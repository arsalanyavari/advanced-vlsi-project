==> flow/design.v <==
module full_adder (
    input a,
    input b,
    input cin,
    output sum,
    output cout
);
    assign {cout, sum} = a + b + cin;
endmodule
module ripple_carry_adder (
    input clk,
    input rst,
    input [7:0] a,
    input [7:0] b,
    input cin,
    output reg [7:0] sum,
    output reg cout
);
    reg [7:0] a_reg, b_reg;
    reg cin_reg;
    wire [7:0] carry;
    wire [7:0] sum_wire;
    wire cout_wire;
always @(posedge clk or posedge rst) begin
    if (rst) begin
        a_reg <= 8'd0;
        b_reg <= 8'd0;
        cin_reg <= 1'b0;
        end else begin
        a_reg <= a;
        b_reg <= b;
    cin_reg <= cin;
    end
end
full_adder fa0 (
    .a(a_reg[0]),
    .b(b_reg[0]),
    .cin(cin_reg),
    .sum(sum_wire[0]),
    .cout(carry[0])
);
generate
genvar i;
for (i = 1; i < 8; i = i + 1) begin: adder_stage
    full_adder fa (
    .a(a_reg[i]),
    .b(b_reg[i]),
    .cin(carry[i-1]),
    .sum(sum_wire[i]),
    .cout(carry[i])
    );
end
endgenerate
assign cout_wire = carry[7];
always @(posedge clk or posedge rst) begin
if (rst) begin
    sum <= 8'd0;
    cout <= 1'b0;
    end else begin
    sum <= sum_wire;
    cout <= cout_wire;
end
end
endmodule
== Reports on ripple_carry_adder ==
Tool output for the design above, in the order of the flow.
Lines are those of the file above, counted from 1.
Library cell names are shortened.
A cell with -- has no value.

* Design top: ripple_carry_adder
* Clock: clk
* Library: sky130hd
* Library corner: tt_025C_1v80

== Word level ==
Counts by Yosys on the flattened word-level netlist (proc, flatten, opt, wreduce; memories kept). Register bits leave out memories and registers merged into their read ports (data or address); mux counts leave out enables and synchronous resets folded into registers. Print and check cells are left out. Cells with the same type and inputs are merged into one.

* Output and inout bits: 9
* Word-level cells: 21
* Input port bits: 19
* Flip-flop bits (word level): 26

* Add/sub/neg operators: 16

{| class="wikitable"
|+ Operators by type and width
! kind !! number
|-
| adder 1 x 1 -> 2 bit || 8
|-
| adder 2 x 1 -> 2 bit || 8
|}

== Logic depth ==
Longest topological path by Yosys (ltp), each cell counted once; first at word level (registers and memories cut), then after technology mapping (sequential cells cut; the memories' decode and read muxes count).

* Depth in word-level cells: 9
* ABC_AREA: 0
* Gate-level depth with buffers: 12

== Synthesis result ==
The flow's flattened synthesis, as Yosys stat reports it; memories are mapped. The netlist is that of the ABC_AREA named above (0 if unset); the other value can give another one.

{| class="wikitable"
|+ Cell types
! cell !! number !! total area (µm²)
|-
| dfrtp_1 || 26 || 650.624
|-
| fa_1 || 8 || 160.154
|-
| inv_1 || 11 || 41.29
|}

* Area of sequential cells: 650.6 µm²
* Buffer cells: 0
* Cell area after synthesis: 852.1 µm²
* Standard cells after synthesis: 45
* Mapped flip-flops: 26

The figures by module come from a second, unflattened synthesis with its own total; it is not the netlist above.

* Cells (unflattened synthesis): 35
* Area (unflattened synthesis): 814.5 µm²

Rows give one instance, submodules left out.

{| class="wikitable"
|+ Modules
! module !! area (µm²) !! cells !! instances !! seq. area (µm²)
|-
| ripple_carry_adder || 654.4 || 27 || 1 || 650.6
|-
| full_adder || 20.0 || 1 || 8 || 0.0
|}

== Timing after synthesis ==
OpenSTA on the mapped netlist: ideal clock, no wires. The path of least setup slack (recovery checks aside). Input and output delay are each 20% of the period. Register names are those of the netlist, which keeps one name where synthesis merged equal registers.

* Kind: flip-flop to flip-flop
* Start point: register cin_reg
* End point: register sum[7]
* Path delay: 3423 ps
* Setup time: 64 ps
* Arrival time: 3359 ps
* Slack: -23 ps
* Clock period: 3400 ps
* Stages: 13
* Launch time at the first pin: 0 ps
* Buffers on the path: 0
* Synthesis period reached: 3423 ps

"path delay" is the arrival time less input delay plus setup time.
"stages" counts driving pins, that of a launching flip-flop among them; a cell with two outputs on the path counts twice.
"synthesis period reached" = period - worst setup slack (recovery checks aside). The figure is calculated, with input and output delays left at 20% of the set period.
Between the ends stands the longest chain of elaborated cells between them, by number of cells; it is not shown to be the way that was timed. Of several equally long chains one is given.
Each line given opens the expression or statement behind the cell; cells for indexed reads and writes are added by Yosys, which also makes memories of some case tables.

* Cells stage by stage: dfrtp_1 > inv_1 > fa_1 > inv_1 > fa_1 > fa_1 > fa_1 > fa_1 > fa_1 > fa_1 > inv_1 > fa_1 > inv_1
* Cells in the longest elaborated chain: 8
* Elaborated cells between the ends (all ways): 8
* Source lines of those cells: 1

{| class="wikitable"
|+ RTL lines, path after synthesis
! element !! line !! text
|-
| start, declared || 20 || <nowiki>reg cin_reg;</nowiki>
|-
| start, assigned || 28 || <nowiki>cin_reg <= 1'b0;</nowiki>
|-
| start, assigned || 32 || <nowiki>cin_reg <= cin;</nowiki>
|-
| adder 2 x 1 -> 2 bit (8 in a row) || 8 || <nowiki>assign {cout, sum} = a + b + cin;</nowiki>
|-
| end, assigned || 57 || <nowiki>sum <= 8'd0;</nowiki>
|-
| end, assigned || 60 || <nowiki>sum <= sum_wire;</nowiki>
|-
| end, declared || 16 || <nowiki>output reg [7:0] sum,</nowiki>
|}

== Path in the finished layout ==
Path of least setup slack in the final report of entry A (OpenROAD, finished layout, wires in). Where an end is a register, its clock arrival counts in the times.
The report prints the path's times to 10 ps; the period is as set.

* Kind: flip-flop to flip-flop
* Start point: register b_reg[0]
* End point: register sum[7]
* Clock period: 3510 ps
* Slack: 150 ps
* Stages: 13
* Launch time at the first pin: 310 ps
* Setup time: 50 ps
* Buffers on the path: 0
* Arrival time: 3620 ps

Between the ends stands the longest chain of elaborated cells between them, by number of cells; it is not shown to be the way that was timed. Of several equally long chains one is given.

* Cells stage by stage: dfrtp_1 > inv_1 > fa_1 > inv_1 > fa_2 > fa_2 > fa_2 > fa_2 > fa_2 > fa_2 > inv_2 > fa_1 > inv_1
* Cells in the longest elaborated chain: 9
* Elaborated cells between the ends (all ways): 9
* Source lines of those cells: 1

{| class="wikitable"
|+ RTL lines, path after layout
! element !! line !! text
|-
| start, declared || 19 || <nowiki>reg [7:0] a_reg, b_reg;</nowiki>
|-
| start, assigned || 27 || <nowiki>b_reg <= 8'd0;</nowiki>
|-
| start, assigned || 31 || <nowiki>b_reg <= b;</nowiki>
|-
| adder 1 x 1 -> 2 bit || 8 || <nowiki>assign {cout, sum} = a + b + cin;</nowiki>
|-
| adder 2 x 1 -> 2 bit (8 in a row) || 8 ||
|-
| end, assigned || 57 || <nowiki>sum <= 8'd0;</nowiki>
|-
| end, assigned || 60 || <nowiki>sum <= sum_wire;</nowiki>
|-
| end, declared || 16 || <nowiki>output reg [7:0] sum,</nowiki>
|}

Ticket comment

Settings and measured results of 2 stored flow runs for module ripple_carry_adder (sky130hd), not sorted in any way. The constraints put input and output delay at 20% of the set period each and load the outputs with 0.01 pF.
"achieved clock period" is the run's clock period less its worst setup slack. It is reckoned from that one timing run; input and output delays stay at 20% of the period that was set.
"worst setup path time" means the part of the period allowed to the worst setup path (the constraints hold back 20% at inputs and 20% at outputs) less its slack; where the path has registers, the arrival times of their clocks count too.
"power" rests on the timing tool's default activity at the inputs, not on a simulated workload.
"worst setup path time" is known to 10 ps.

Entry A
==> flow/run.sh <==
#!/bin/bash
# the make line also repeats the synthesis and layout settings of config.mk as NAME=value (left out here)
make -C /OpenROAD-flow-scripts/flow DESIGN_CONFIG=/design/flow/config.mk WORK_HOME=/design/flow/orfs CLKGATE_MAP_FILE= finish
==> flow/config.mk <==
export PLATFORM = sky130hd
export DESIGN_NAME = ripple_carry_adder
export DESIGN_NICKNAME = ripple_carry_adder
export VERILOG_FILES = /design/flow/design.v
export SDC_FILE = /design/flow/constraint.sdc
export NUM_CORES = 4
export LEC_CHECK = 0
export CAP_MARGIN = 20
export CORE_ASPECT_RATIO = 0.66
export CORE_MARGIN = 2
export CORE_UTILIZATION = 56
export CTS_CLUSTER_DIAMETER = 195
export GPL_ROUTABILITY_DRIVEN = 0
export HOLD_SLACK_MARGIN = 0.06
export PLACE_DENSITY_LB_ADDON = 0.1
export SETUP_SLACK_MARGIN = 0.81
export SLEW_MARGIN = 20
==> flow/constraint.sdc <==
create_clock -name core_clock -period 3.51 [get_ports {clk}]
set_input_delay 0.7020 -clock core_clock [delete_from_list [all_inputs] [get_ports {clk}]]
set_output_delay 0.7020 -clock core_clock [all_outputs]
set_load 0.01 [all_outputs]

==> results of entry A <==
chip area after synthesis (Yosys): 852.1 µm²
die area: 1856.4 µm²
utilization: 0.835
worst setup slack after layout: 148 ps
total negative slack: 0 ps
power: 0.000552 W
achieved clock period: 3362 ps
worst setup path time: 3360 ps
worst setup path kind: flip-flop to flip-flop

Entry B
==> flow/run.sh <==
#!/bin/bash
# the make line also repeats the synthesis and layout settings of config.mk as NAME=value (left out here)
make -C /OpenROAD-flow-scripts/flow DESIGN_CONFIG=/design/flow/config.mk WORK_HOME=/design/flow/orfs CLKGATE_MAP_FILE= finish
==> flow/config.mk <==
export PLATFORM = sky130hd
export DESIGN_NAME = ripple_carry_adder
export DESIGN_NICKNAME = ripple_carry_adder
export VERILOG_FILES = /design/flow/design.v
export SDC_FILE = /design/flow/constraint.sdc
export NUM_CORES = 4
export LEC_CHECK = 0
export ABC_AREA = 0
export CAP_MARGIN = 20
export CELL_PAD_IN_SITES_DETAIL_PLACEMENT = 0
export CELL_PAD_IN_SITES_GLOBAL_PLACEMENT = 3
export CORE_ASPECT_RATIO = 0.58
export CORE_MARGIN = 2
export CORE_UTILIZATION = 28
export CTS_CLUSTER_DIAMETER = 265
export CTS_CLUSTER_SIZE = 54
export PLACE_DENSITY_LB_ADDON = 0.13
export SETUP_SLACK_MARGIN = 0.14
export SLEW_MARGIN = 30
==> flow/constraint.sdc <==
create_clock -name core_clock -period 2.84 [get_ports {clk}]
set_input_delay 0.5680 -clock core_clock [delete_from_list [all_inputs] [get_ports {clk}]]
set_output_delay 0.5680 -clock core_clock [all_outputs]
set_load 0.01 [all_outputs]

==> results of entry B <==
chip area after synthesis (Yosys): 852.1 µm²
die area: 3516.8 µm²
utilization: 0.431
worst setup slack after layout: -487 ps
total negative slack: -874 ps
power: 0.0008337 W
achieved clock period: 3327 ps
worst setup path time: 3330 ps
worst setup path kind: flip-flop to flip-flop
